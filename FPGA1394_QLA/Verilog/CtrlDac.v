==> flow/design.v <==
module CtrlDac(
    input wire sysclk,              
    input wire reset,               
    output wire sclk,               
    output wire mosi,               
    output wire csel,               
    input wire reg_wen,             
    input wire blk_wen,             
    input wire[15:0] reg_raddr,     
    input wire[15:0] reg_waddr,     
    output wire[31:0] reg_rdata,    
    input wire[31:0] reg_wdata,     
    output wire[15:0] dac1,         
    output wire[15:0] dac2,         
    output wire[15:0] dac3,         
    output wire[15:0] dac4          
);
    reg trig;                       
    wire busy;                      
    wire flush;                     
    wire[3:0] addr;                 
    wire[3:0] addr_dac;             
    wire[31:0] data;                
    wire[31:0] data_nop;            
    wire[31:0] data_wru;            
    wire[31:0] dac_word;            
    reg[31:0] mem_data[0:15];       
    reg[31:0] mem_copy[0:15];       
    initial begin                   
        mem_data[0] = 32'h00f08000;
        mem_data[1] = 32'h00f08000;
        mem_data[2] = 32'h00f08000;
        mem_data[3] = 32'h00f08000;
        mem_data[4] = 32'h00f08000;
    end
LTC2601x4 dac(
    .clkin(sysclk),
    .reset(reset),
    .trig(trig),
    .word(dac_word),
    .addr(addr_dac),
    .sclk(sclk),
    .csel(csel),
    .mosi(mosi),
    .busy(busy),
    .flush(flush)
);
assign addr = (busy ? addr_dac : reg_waddr[7:4]-1'b1);
assign data = (busy ? data_nop : data_wru);
assign data_nop = { 8'h00, 4'hF, 4'h0, 16'h8000 };
assign data_wru = { 8'h00, 4'h3, 4'h0, reg_wdata[15:0] };
assign dac_word = mem_data[addr_dac];
always @(posedge(sysclk))
begin
    if ((reg_wen && reg_waddr[15:12]==4'h0 && reg_waddr[3:0]==4'd1 && ~busy) || flush)
        mem_data[addr] <= data;
end
assign reg_rdata = mem_copy[reg_raddr[7:4]-1'b1];
always @(posedge(sysclk))
begin
    if (reg_wen && reg_waddr[15:12]==4'h0 && reg_waddr[3:0]==4'd1 && ~busy)
        mem_copy[addr] <= data;
end
always @(posedge(sysclk) or negedge(reset))
begin
    if (reset == 0)
        trig <= 1'b0;
    else
        trig <= (blk_wen & (reg_waddr[15:12]==4'h0) & (reg_waddr[3:0]==4'd1));
end
assign dac1 = mem_copy[0][15:0];
assign dac2 = mem_copy[1][15:0];
assign dac3 = mem_copy[2][15:0];
assign dac4 = mem_copy[3][15:0];
endmodule
module LTC2601x4(
    input wire clkin,          
    input wire reset,          
    input wire trig,           
    input wire[31:0] word,     
    output wire[3:0] addr,     
    output wire sclk,          
    output reg csel,           
    output wire mosi,          
    output wire busy,          
    output wire flush          
);
    reg[8:0] seqn;             
    reg[31:0] data;            
    wire word_edge;            
    reg state;
    parameter
        ST_IDLE=0,
        ST_LOOP=1;
assign sclk = seqn[0];
assign mosi = data[31];
assign busy = ~csel;
assign addr = seqn[7:6] + word_edge;
assign flush = ((seqn[5:1]==5'b01111) ? 1'b1 : 1'b0);
assign word_edge = ((seqn[5:1]==5'b11111) ? 1'b1 : 1'b0);
always @(posedge(clkin) or negedge(reset))
begin
    if (reset == 0) begin
        seqn <= 0;
        csel <= 1'b1;
        data <= 0;
        state <= ST_IDLE;
    end
    else begin
        case (state)
        ST_IDLE: begin
            seqn <= 9'h100;               
            if (trig) begin                   
                csel <= 1'b0;                 
                data <= word;                 
                state <= ST_LOOP;             
            end
            else begin                        
                csel <= 1'b1;
                data <= 0;
                state <= ST_IDLE;
            end
        end
        ST_LOOP: begin
            seqn <= seqn + 1'b1;              
            if (sclk == 1'b1) begin           
                data <= (word_edge ? word : (data<<1));
            end
            if (seqn == 9'h1ff) begin     
                csel <= trig;                 
                data <= 0;                    
                state <= ST_IDLE;             
            end
        end
        default: begin
            state <= ST_IDLE;
        end
        endcase
    end
end
endmodule
From RTL to reports: CtrlDac
What the tools print for CtrlDac, step after step.
Line numbers count from 1 in the design file above.
Operators carry their Yosys type and port widths (W data, S select, Z words).
Library cell names are shortened.
A cell with n/a has no value.
Set-up
  design top: CtrlDac
  clock input: sysclk
  standard-cell library: sky130hd
  corner: tt_025C_1v80

Elaborated design
Source: Yosys, flattened and elaborated, memories not mapped. Widths are those after wreduce. Registers that Yosys merges into a memory's read port (data or address) are not register bits. Print and check cells do not count. Equal cells are merged and count once.
Memory sizes are those after Yosys's memory passes, which may raise the word count (mostly to a power of two), join words into wider ones and drop unused or constant bits.
Bit counts
  register bits after elaboration: 44
  bits in latches: 0
  memory bits (writable): 1024
  ROM bits: 0
  memories: 2
  input bits: 68
  output and inout bits: 99
  cells after elaboration: 47
Memory list
  mem_copy: depth 16, width 32, line 28  | reg[31:0] mem_copy[0:15];
  mem_data: depth 16, width 32, line 27  | reg[31:0] mem_data[0:15];
Cells by class
  $add $sub $neg: 4
  $mul: 0
  divide/modulo/power cells: 0
  order comparisons: 0
  eq/ne operators: 6
  shift-type cells: 0
  muxes and demuxes: 22
  bitwise logic cells: 3
  reductions and logical operators: 5
Operators by type and width (number)
  $mux W32: 6
  $pmux W32 S2: 1
  $mux W24: 1
  $pmux W9 S2: 1
  $mux W4: 3
  $add A9 B1 Y9 const B: 1
  $eq A9 B9 Y1 const B: 1
  $sub A4 B1 Y4 const B: 2
  $mux W1: 8
  $eq A5 B4 Y1 const B: 1
  $eq A5 B5 Y1 const B: 1
  $eq A4 B1 Y1 const B: 1
  $logic_not A4 Y1: 1
  $pmux W1 S2: 2
  $logic_and A1 B1 Y1: 3
  $add A2 B1 Y3: 1
  $ne A3 B2 Y1 const B: 1
  $and A1 B1 Y1: 2
  $ne A2 B2 Y1 const B: 1
  $logic_or A1 B1 Y1: 1
  $not A1 Y1: 1

Depth
Yosys ltp: most cells in a row. Word level: on the elaborated netlist, between registers, memories and ports. Mapped: between sequential cells and ports; inverters and the memories' decode and read muxes count.
Logic depth
  depth in word-level cells: 6
  ABC_AREA: 1
  gate-level depth with buffers: 15
  mapped depth without buffers: 14

Synthesis result
Yosys stat after the flow's synthesis: flattened, memories mapped to cells. It holds for the ABC_AREA given above (unset counts as 0); a run with the other value may have another netlist.
Mapped netlist
  standard cells after synthesis: 1569
  chip area (Yosys): 19042.0 µm²
  mapped flip-flops: 452
  buffer cells: 169
Cells by type
  edfxtp_1: number 408, total area 1.23E+04 µm²
  nor2_1: number 326, total area 1.22E+03 µm²
  dfrtp_1: number 43, total area 1.08E+03 µm²
  o21ai_0: number 128, total area 640.614 µm²
  buf_4: number 80, total area 600.576 µm²
  o32ai_1: number 50, total area 437.92 µm²
  nand2_1: number 113, total area 424.157 µm²
  nand3_1: number 82, total area 410.394 µm²
  clkbuf_1: number 61, total area 228.97 µm²
  o21ai_1: number 44, total area 220.211 µm²
  inv_1: number 55, total area 206.448 µm²
  mux2i_1: number 18, total area 180.173 µm²
  o221ai_1: number 18, total area 157.651 µm²
  o211ai_1: number 17, total area 127.622 µm²
  a21oi_1: number 22, total area 110.106 µm²
  o21bai_1: number 14, total area 105.101 µm²
  buf_2: number 15, total area 75.072 µm²
  o22ai_1: number 11, total area 68.816 µm²
Not listed: further types 23, cells in them 64.

Timing after synthesis
Path of least setup slack by OpenSTA after synthesis, without wires, with an ideal clock, recovery checks aside; 20% of the period is set as input and as output delay. Where synthesis merged equal registers, the netlist keeps one of their names.
Path after synthesis
  kind: input -> output
  from: input reg_raddr[4]
  to: output reg_rdata[23]
  period: 5.41 ns
  input delay: 1.082 ns
  external output delay: 1.082 ns
  time at the first pin: 1.082 ns
  data arrival time: 3.321 ns
  data required time: 4.328 ns
  slack: 1.007 ns
  delay of the path: 2.239 ns
  stages: 12
  path buffers: 6
  synthesis period reached: 4.403 ns
"delay of the path" = arrival - input delay + setup time.
At an output port there is no setup time.
"stages": output pins that drive a net of the path, with the launching flip-flop's if there is one; two outputs of one cell count as two.
"synthesis period reached" = period - worst setup slack (recovery checks aside). The figure is calculated, with input and output delays left at 20% of the set period.
Between the ends stands the longest chain of elaborated cells between them, by number of cells; it is not shown to be the way that was timed. Of several equally long chains one is given.
Each line given opens the expression or statement behind the cell; cells for indexed reads and writes are added by Yosys, which also makes memories of some case tables.
The chain passes a memory read, where the word-level depth is cut; so it can be longer than that depth.
Between the ends, after synthesis
  cell sequence: inv_1 clkbuf_1 clkbuf_1 ha_1 buf_2 buf_2 clkbuf_1 o21ai_0 o32ai_1 o21ai_0 o21ai_0 buf_4
  cells in the longest elaborated chain: 2
  elaborated cells on any way between the ends: 2
  those cells by class: 1 x add/sub; 1 x memory
Ends and longest elaborated chain, after synthesis
  from (decl): line 9  | input wire[15:0] reg_raddr,
  $sub A4 B1 Y4: line 58  | assign reg_rdata = mem_copy[reg_raddr[7:4]-1'b1];
  $mem_v2 Z16 W32: line 28  | reg[31:0] mem_copy[0:15];
  to (decl): line 11  | output wire[31:0] reg_rdata,
Some nets on the timed path still bear RTL names; the line given drives or declares the net.
Named nets, after synthesis (line)
  reg_rdata[22]: 58

Worst path after layout
From the final timing report of stored run 1: the path of least setup slack in the routed layout; clock arrival at registers is part of the times.
Path post-layout
  kind: input -> output
  from: input reg_raddr[5]
  to: output reg_rdata[9]
  period: 3.77 ns
  input delay: 0.75 ns
  external output delay: 0.75 ns
  time at the first pin: 0.75 ns
  data arrival time: 3.12 ns
  data required time: 3.02 ns
  slack: -0.10 ns
  stages: 10
  path buffers: 4
Between the ends stands the longest chain of elaborated cells between them, by number of cells; it is not shown to be the way that was timed. Of several equally long chains one is given.
The chain passes a memory read, where the word-level depth is cut; so it can be longer than that depth.
Between the ends, post-layout
  cell sequence: clkdlybuf4s50_1 inv_1 ha_4 buf_12 buf_12 o21ai_0 o32ai_2 o21ai_2 o21ai_1 clkdlybuf4s50_1
  cells in the longest elaborated chain: 2
  elaborated cells on any way between the ends: 2
  those cells by class: 1 x add/sub; 1 x memory
Ends and longest elaborated chain, post-layout
  from (decl): line 9  | input wire[15:0] reg_raddr,
  $sub A4 B1 Y4: line 58  | assign reg_rdata = mem_copy[reg_raddr[7:4]-1'b1];
  $mem_v2 Z16 W32: line 28  | reg[31:0] mem_copy[0:15];
  to (decl): line 11  | output wire[31:0] reg_rdata,

## Implementation results

Flow measurements of CtrlDac on sky130hd: 2 stored runs with different settings, listed in no order. Input and output delays are each 20% of the period that was set; the output load is 0.01 pF.
By "achieved clock period (ns)" is meant the clock period of the run minus its worst setup slack. This is arithmetic on one report: input and output delays are still those of the set period (20% each).
"worst setup path time (ns)" = time allowed to the worst setup path (clock period - input delay - output delay, where it has them) - its slack; a late launch clock adds to it, a late capture clock takes from it.
By "finish__power__total" is meant OpenSTA's value without simulated activity: inputs other than the clock are taken to toggle once in ten clock periods, and the tool carries that through the logic.

settings of stored run 1
{
  "period_ns": 3.77,
  "CORE_UTILIZATION": 23,
  "PLACE_DENSITY": 0.78,
  "TNS_END_PERCENT": 15,
  "ABC_AREA": 1,
  "GPL_TIMING_DRIVEN": 1,
  "GPL_ROUTABILITY_DRIVEN": 0,
  "CTS_CLUSTER_DIAMETER": 276,
  "CAP_MARGIN": 5,
  "MIN_ROUTING_LAYER": "met1",
  "CORE_MARGIN": 2,
  "SLEW_MARGIN": 20
}
report of stored run 1
yosys chip area after synthesis (um^2): 19042.0
finish__design__die__area: 85109.3
finish__design__instance__area__stdcell: 22658.0
finish__design__instance__utilization: 0.2764
finish__timing__setup__ws: -0.101
finish__timing__setup__tns: -0.203
finish__timing__hold__ws: 0.211
finish__power__total: 1.060e-02
achieved clock period (ns): 3.871
worst setup path time (ns): 2.36
worst setup path kind: input -> output

settings of stored run 2
{
  "period_ns": 4.21,
  "CORE_UTILIZATION": 36,
  "PLACE_DENSITY_LB_ADDON": 0.01,
  "HOLD_SLACK_MARGIN": -0.06,
  "CELL_PAD_IN_SITES_GLOBAL_PLACEMENT": 0,
  "ABC_AREA": 1,
  "GPL_ROUTABILITY_DRIVEN": 0,
  "CAP_MARGIN": 20,
  "SLEW_MARGIN": 35,
  "MIN_ROUTING_LAYER": "met2",
  "MAX_ROUTING_LAYER": "met5",
  "CORE_MARGIN": 2
}
report of stored run 2
yosys chip area after synthesis (um^2): 19042.0
finish__design__die__area: 54749.0
finish__design__instance__area__stdcell: 22649.2
finish__design__instance__utilization: 0.4319
finish__timing__setup__ws: 0.077
finish__timing__setup__tns: 0.000
finish__timing__hold__ws: 0.302
finish__power__total: 1.023e-02
achieved clock period (ns): 4.133
worst setup path time (ns): 2.45
worst setup path kind: input -> output
